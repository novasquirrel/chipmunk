==> flow/design.v <==
module chipmunk
	#(parameter addrSize = 12)
	(input clk,
	 input reset,
	 input [addrSize-1:0] startPC,
	 input [7:0] dataBus,
	 output [7:0] dataBusWrite,
	 output reg [addrSize-1:0] addrBus,
	 output weMem,
	 output done);
	reg [7:0] aReg;               
	reg [7:0] xReg;               
	reg [7:0] yReg;               
	reg [5:0] spReg;              
	reg [addrSize-1:0] pcReg;     
	reg [addrSize-1:0] pcRegAlt;  
	reg [addrSize-1:0] eaReg;     
	reg [7:0] dataReg;            
	wire [7:0] dataRegPlus = dataReg+1;  
	reg cFlagReg, zFlagReg, nFlagReg;
	reg [5:0] opcode;             
	reg [1:0] parameter_size;     
	reg [3:0] state;              
	reg finished;                 
	reg [7:0] dataBusOutput;        
	reg [3:0] nextState;            
	wire [7:0] addSubResult;        
	wire addSubCarryOut;
	wire [7:0] shifterResult;       
	wire shifterCarry;
	wire [7:0] bitOperationResult;  
	wire OpLoadA         = opcode[5:1] == 5'b00000;
	wire OpLoadX         = opcode[5:1] == 5'b00001;
	wire OpLoadY         = opcode[5:1] == 5'b00010;
	wire OpIncDecMem     = opcode[5:2] == 4'b0111 && opcode[0];
	wire OpRolRorMem     = (opcode == 6'b011001 || opcode == 6'b011011);
	wire OpIncDec        = opcode[5:1] == 5'b10101;
	wire OpInxDex        = opcode[5:1] == 5'b10110;
	wire OpInyDey        = opcode[5:1] == 5'b10111;
	wire OpSta           = opcode == 6'b100001;
	wire OpStx           = opcode == 6'b100011;
	wire OpSty           = opcode == 6'b100101;
	wire OpLdaY          = opcode == 6'b101000;
	wire OpStaY          = opcode == 6'b101001;
	wire OpIndexY        = opcode[5:1] == 5'b10100;  
	wire OpSetCarryFlag  = opcode[5:1] == 5'b00011;
	wire OpUseAdder      = opcode[5:3] == 3'b001;
	wire OpUseBitOp      = opcode[5:2] == 4'b0100;
	wire OpUseShifter    = opcode[5:2] == 4'b0110;
	wire OpAdderUseCarry = opcode[5:2] == 4'b0011;
	wire OpCpx           = opcode[5:1] == 5'b01011;
	wire OpCpy           = opcode == 6'b011100;
	wire OpDoCompare     = opcode[5:2] == 4'b0101 || OpCpy;
	wire OpSubtractInstead = OpDoCompare ||                           
	                         (opcode[5:3] == 3'b001 && opcode[1]) ||  
	                         (opcode[5:3] == 3'b101 && opcode[0]);    
	wire aluUseX         = OpCpx || OpInxDex;
	wire aluUseY         = OpCpy || OpInyDey;
	reg OpReadMemory;  
	wire OpReadMemory2   = dataBus[2] && !dataBus[7] && dataBus[7:2] != 6'b000111;  
	wire OpBranch        = opcode[5:3] == 3'b111;  
	wire flagsMatch      = (!opcode[2] && (!opcode[1] || (opcode[0] == nFlagReg)))     
                        || (opcode[2]  && ((!opcode[1] && (opcode[0] == zFlagReg))     
                                         || (opcode[1] && (opcode[0] == cFlagReg))));  
	wire BranchTaken     = OpBranch && flagsMatch;
	always @(posedge clk) begin
		if (!reset)
			finished <= 0;
		else if(state == 4'b0000 && dataBus == 8'h83)  
			finished <= 1;
	end
	always @(posedge clk) begin
		if (!reset)
			state <= 4'b0000;
		else 
			state <= nextState; 
	end
	always @(posedge clk) begin
		if (state == 4'b0000) begin
			opcode <= dataBus[7:2];
			parameter_size <= dataBus[1:0];
			eaReg <= 0;    
			OpReadMemory <= OpReadMemory2;
			dataReg <= (dataBus[7:3] == 5'b10101 || dataBus[7:3] == 5'b10110 || dataBus[7:3] == 5'b10111);
		end else if(state == 4'b0001) begin  
			dataReg <= dataBus;
			eaReg[7:0] <= dataBus;
		end else if(state == 4'b0010 || state == 4'b1111)  
			eaReg[addrSize-1:8] <= dataBus;
		else if(state == 4'b0101)  
			dataReg <= dataBus + (OpIncDecMem ? (opcode[1] ? 8'hff : 8'h01): 0);
		else if (state == 4'b0011 || state == 4'b0100)  
			eaReg <= eaReg + ((state == 4'b0100) ? yReg : xReg);
		else if (state == 4'b0111)  
			eaReg <= {{8{dataReg[7]}}, dataReg[7:0]} + pcReg;
		else if (state == 4'b1110)  
			eaReg[7:0] <= dataBus;
	end
	always @(posedge clk) begin
		if (!reset)
			spReg <= 6'b111111;
		else if (state == 4'b1100 ||
		        (state == 4'b0000 &&
					((dataBus[7:5] == 3'b110 && dataBus[2])  
					|| (dataBus[7:2] == 6'b100111))  
				))
			spReg <= spReg + 1'b1;  
		else if (state == 4'b1000 || state == 4'b1010 || state == 4'b1011)
			spReg <= spReg - 1'b1;  
	end
	wire [7:0] aluLeft = aluUseX ? xReg : (aluUseY ? yReg : aReg);
	assign { addSubCarryOut, addSubResult } = 
		OpAdderUseCarry ? (OpSubtractInstead ?  
			aluLeft + {1'b0, ~dataReg[7:0]} + cFlagReg
			: aluLeft + dataReg + cFlagReg)
		: (OpSubtractInstead ?  
			aluLeft + {1'b0, ~dataReg[7:0]} + 1'b1  
			: aluLeft + dataReg);
	assign bitOperationResult = opcode[1] ? (aReg ^ dataReg) : ~(aReg | dataReg);
	wire [7:0] shifterLeft = opcode[0] ? dataReg : aReg;
	assign shifterResult = opcode[1] ?  
			(shifterLeft >> 1) | ((opcode[0] && cFlagReg) ? 8'b10000000 : 8'b00000000)  
			:(shifterLeft << 1) | ((opcode[0] && cFlagReg) ? 8'b00000001 : 8'b00000000);
	assign shifterCarry = opcode[1] ? shifterLeft[0] : shifterLeft[7];
	always @(posedge clk) begin
		if (state == 4'b0110) begin
			if (OpLoadA || OpLdaY)  
				aReg <= dataReg;
			else if (OpUseAdder || OpIncDec)  
				aReg <= addSubResult;
			else if (OpUseBitOp)  
				aReg <= bitOperationResult;
			else if (OpUseShifter && !opcode[0])  
				aReg <= shifterResult;
			else if (opcode == 6'b100100 || opcode == 6'b100110)  
				aReg <= xReg;
		end else if(state == 4'b1001 && opcode[2:1] == 2'b01)  
			aReg <= dataBus;
	end
	always @(posedge clk) begin
		if (state == 4'b0110) begin
			if (OpLoadX)  
				xReg <= dataReg;
			else if(OpInxDex)  
				xReg <= addSubResult;
			else if (opcode == 6'b100010 || opcode == 6'b100110)  
				xReg <= aReg;
		end else if(state == 4'b1001 && opcode[2:1] == 2'b10)  
			xReg <= dataBus;
	end
	always @(posedge clk) begin
		if (state == 4'b0110) begin
			if (OpLoadY)  
				yReg <= dataReg;
			else if(OpInyDey)  
				yReg <= addSubResult;
		end else if(state == 4'b1001 && opcode[2:1] == 2'b11)  
			yReg <= dataBus;
	end
	always @(posedge clk) begin
		if (state == 4'b0110) begin
			if (OpSetCarryFlag)  
				cFlagReg <= opcode[0];
			else if (OpUseAdder || OpDoCompare || OpIncDec || OpInxDex || OpInyDey) begin  
				nFlagReg <= addSubResult[7];
				zFlagReg <= (addSubResult == 8'b00000000) ? 1 : 0;
				if (OpUseAdder || OpDoCompare)  
					cFlagReg <= addSubCarryOut;
			end else if(OpUseBitOp) begin
				nFlagReg <= bitOperationResult[7];
				zFlagReg <= (bitOperationResult == 8'b00000000) ? 1 : 0;
			end else if(OpUseShifter) begin
				nFlagReg <= shifterResult[7];
				zFlagReg <= (shifterResult == 8'b00000000) ? 1 : 0;
				cFlagReg <= shifterCarry;
			end else if(OpLoadA || OpLoadX || OpLoadY || OpIncDecMem) begin
				nFlagReg <= dataReg[7];
				zFlagReg <= (dataReg == 8'b00000000) ? 1 : 0;
			end
		end else if(state == 4'b1001 && opcode[2:1] == 2'b00)
			{nFlagReg, zFlagReg, cFlagReg} <= dataBus[2:0];
	end
	always @(posedge clk) begin
		if (!reset)
			pcReg <= startPC; 
		else if(state == 4'b0000 || state == 4'b0001 || state == 4'b0010)
			pcReg <= pcReg + 1'b1;
		else if(state == 4'b0110 && BranchTaken) begin
			pcRegAlt <= pcReg;                  
			pcReg <= eaReg;
		end else if(state == 4'b1100) begin
			pcRegAlt[7:0] <= dataBus;           
		end else if(state == 4'b1101) begin
			pcReg <= {pcRegAlt[7:0], dataBus};  
		end
	end
	always @* begin
		case (state)
			4'b0101, 4'b0110:  
				addrBus <= eaReg;
			4'b1000, 4'b1001, 4'b1010, 4'b1011, 4'b1100, 4'b1101: 
				addrBus <= { {(addrSize-9){1'b0}}, 1'b1, 1'b1, 1'b1, spReg };  
			4'b0000, 4'b0001, 4'b0010:  
				addrBus <= pcReg;
			4'b1110:
				addrBus <= {{(addrSize-8){1'b0}}, dataReg};
			4'b1111:
				addrBus <= {{(addrSize-8){1'b0}}, dataRegPlus};
			default:
				addrBus <= {{addrSize}{1'bx}};
		endcase
	end
	always @* begin
		if (state == 4'b0110 && (OpSta || OpStaY))
			dataBusOutput <= aReg;
		else if (state == 4'b0110 && OpStx)
			dataBusOutput <= xReg;
		else if (state == 4'b0110 && OpSty)
			dataBusOutput <= yReg;
		else if (state == 4'b0110 && OpRolRorMem)  
			dataBusOutput <= shifterResult;
		else if (state == 4'b0110 && OpIncDecMem)  
			dataBusOutput <= dataReg;
		else if (state == 4'b1000)  
			dataBusOutput <= (opcode[2:1] == 2'b00) ? {1'b0, 1'b0, 1'b0, 1'b0, 1'b0, nFlagReg, zFlagReg, cFlagReg} :
			                 (opcode[2:1] == 2'b01) ? aReg :
			                 (opcode[2:1] == 2'b10) ? xReg :
			                 yReg;
		else if (state == 4'b1010)
			dataBusOutput <= pcRegAlt[7:0];
		else if (state == 4'b1011)
			dataBusOutput <= { {(16-addrSize){1'b0}}, pcRegAlt[addrSize-1:8] };
		else
			dataBusOutput <= 8'bxxxxxxxx;
	end
	wire writeCycle =  ((state == 4'b0110 && (OpSta || OpStx || OpSty || OpStaY || OpIncDecMem || OpRolRorMem)) || state == 4'b1000 || state == 4'b1010 || state == 4'b1011);
	assign weMem = !(writeCycle & !clk);  
	assign dataBusWrite = dataBusOutput;  
	assign done = finished;
	always @* begin		
		case (state)
			4'b0000:
				nextState = (dataBus[7:2] == 6'b100111) ? 4'b1100 :
					((dataBus[7:5] == 3'b110 && !dataBus[2]) ? 4'b1000 : 
					((dataBus[7:5] == 3'b110 && dataBus[2]) ? 4'b1001 :
					(dataBus[0] || dataBus[1]) ? 4'b0001 :
					(OpReadMemory2 ? 4'b0101 : 4'b0110)));
			4'b0001:
				nextState = parameter_size[1] ? 4'b0010 :   
				           (OpReadMemory ? 4'b0101 :     
				           (OpBranch ? 4'b0111 :          
				           (OpIndexY ? 4'b1110 :                 
				           4'b0110)));                         
			4'b0010:
				nextState = parameter_size[0] ? 4'b0011 :         
				(OpReadMemory ? 4'b0101 :                
				(OpIndexY ? 4'b0100 :                             
				4'b0110));
			4'b0011:
				nextState = OpReadMemory ? 4'b0101 : 4'b0110;
			4'b0101, 4'b0111:               
				nextState = 4'b0110;
			4'b0110:
				nextState = (BranchTaken && opcode[2:0] == 3'b001) ? 4'b1010 : 4'b0000;  
			4'b1011, 4'b1101, 4'b1001, 4'b1000:
				nextState = 4'b0000;
			4'b0100:
				nextState = OpLdaY ? 4'b0101 : 4'b0110;
			4'b1100:
				nextState = 4'b1101;
			4'b1010:
				nextState = 4'b1011;
			4'b1110:  
				nextState = 4'b1111;
			4'b1111:  
				nextState = 4'b0100;
		endcase
	end
endmodule
# Tool chain data of chipmunk
# What the tools print for chipmunk, step after step.
# Lines are those of the file above, counted from 1.
# Operators carry their Yosys type and port widths (W data, S select, Z words).
# Cell names lack the library's common part.
# Not given: n/a
[design] design="chipmunk" clk_port="clk" library="sky130hd" pvt_corner="tt_025C_1v80"

# Elaborated design
# Counts by Yosys on the flattened word-level netlist (proc, flatten, opt, wreduce; memories kept). Register bits leave out memories and registers merged into their read ports (data or address). Print and check cells are left out. Cells with the same type and inputs are merged into one.
[bits] elab_cells=322 output_inout_bits=22 regBits=91 in_bits=22
[classes] n_logic=9 addsub=12 n_reduce_logical=107 equal=70 muxes=106
[op_table] op="$mux W8" n=48
[op_table] op="$pmux W12 S5" n=1
[op_table] op="$mux W12" n=5
[op_table] op="$eq A6 B6 Y1 const B" n=9
[op_table] op="$pmux W4 S12" n=1
[op_table] op="$mux W4" n=12
[op_table] op="$logic_or A1 B1 Y1" n=40
[op_table] op="$eq A5 B5 Y1 const B" n=7
[op_table] op="$eq A4 B3 Y1 const B" n=8
[op_table] op="$eq A4 B4 Y1 const B" n=8
[op_table] op="$logic_not A8 Y1" n=4
[op_table] op="$logic_and A1 B1 Y1" n=28
[op_table] op="$mux W1" n=27
[op_table] op="$mux W9" n=3
[op_table] op="$ne A4 B4 Y1 const B" n=5
[op_table] op="$eq A6 B5 Y1 const B" n=3
[op_table] op="$add A8 B8 Y9" n=2
[op_table] op="$add A9 B1 Y9" n=2
[op_table] op="$not A8 Y8" n=2
[op_table] op="$reduce_and A3 Y1" n=5
[op_table] op="$add A12 B1 Y12 const B" n=1
[op_table] op="$add A12 B12 Y12" n=1
[op_table] op="$add A12 B8 Y12" n=1
[op_table] op="$reduce_bool A2 Y1" n=6
[op_table] op="$eq A4 B2 Y1 const B" n=3
[op_table] op="$mux W6" n=2
[op_table] op="$reduce_and A2 Y1" n=5
[op_table] op="$eq A5 B2 Y1 const B" n=2
# Other operator kinds: 41; their cells: 63.

# Depth
# Depth = most cells in a row (Yosys ltp): at word level without a register or memory, in the mapped netlist without a sequential cell, where the memories' decode and read muxes count.
[logic_depth] word_depth=13 abc_area=0 ltp_mapped=21 depth_no_buf=19

# After synthesis
# Yosys stat after the flow's synthesis: flattened, memories mapped to cells. It holds for the ABC_AREA given above (unset counts as 0); a run with the other value may have another netlist.
# Totals and module areas in this step are rounded.
[synth_totals] cell_count=1308 n_buf=86 ffs=103 area_um2=10500 seqArea_um2=2740
[by_type] type="edfxtp_1" n=68
[by_type] type="ha_1" n=61
[by_type] type="dfxtp_1" n=35
[by_type] type="a21oi_1" n=125
[by_type] type="nand2_1" n=133
[by_type] type="o21ai_0" n=99
[by_type] type="mux2i_1" n=47
[by_type] type="nor2_1" n=125
[by_type] type="xnor2_1" n=40
[by_type] type="mux2_2" n=29
[by_type] type="clkbuf_1" n=63
[by_type] type="mux4_2" n=10
[by_type] type="inv_1" n=54
[by_type] type="a211oi_1" n=26
[by_type] type="nor3_1" n=35
[by_type] type="nand3_1" n=34
[by_type] type="nor2b_1" n=25
[by_type] type="o211ai_1" n=18
# Not listed: further types 68, cells in them 281.

# Below are 2 stored runs of the flow (Yosys, OpenROAD; platform sky130hd) on chipmunk, each with its settings and what was measured, unordered. Constraints: input delay and output delay 20% of the set period each, output load 0.01 pF.
# Values from the reports are rounded here.
run="stored run 1" settings period_ns=3.54 CORE_UTILIZATION=33 PLACE_DENSITY_LB_ADDON=0.22 CELL_PAD_IN_SITES_GLOBAL_PLACEMENT=3 CELL_PAD_IN_SITES_DETAIL_PLACEMENT=2 CTS_CLUSTER_DIAMETER=25 CAP_MARGIN=20 CORE_MARGIN=2 SLEW_MARGIN=20
run="stored run 1" results cell_area_final_um2=14500 final_die_area_um2=33100 post_synth_area_um2=10500 ws_hold_ns=0.475 fin_ws_ns=-1.21
run="stored run 2" settings period_ns=5.55 CORE_UTILIZATION=42 CAP_MARGIN=20 CORE_MARGIN=2 SLEW_MARGIN=20
run="stored run 2" results cell_area_final_um2=11600 final_die_area_um2=26200 post_synth_area_um2=10500 ws_hold_ns=0.473 fin_ws_ns=0.628
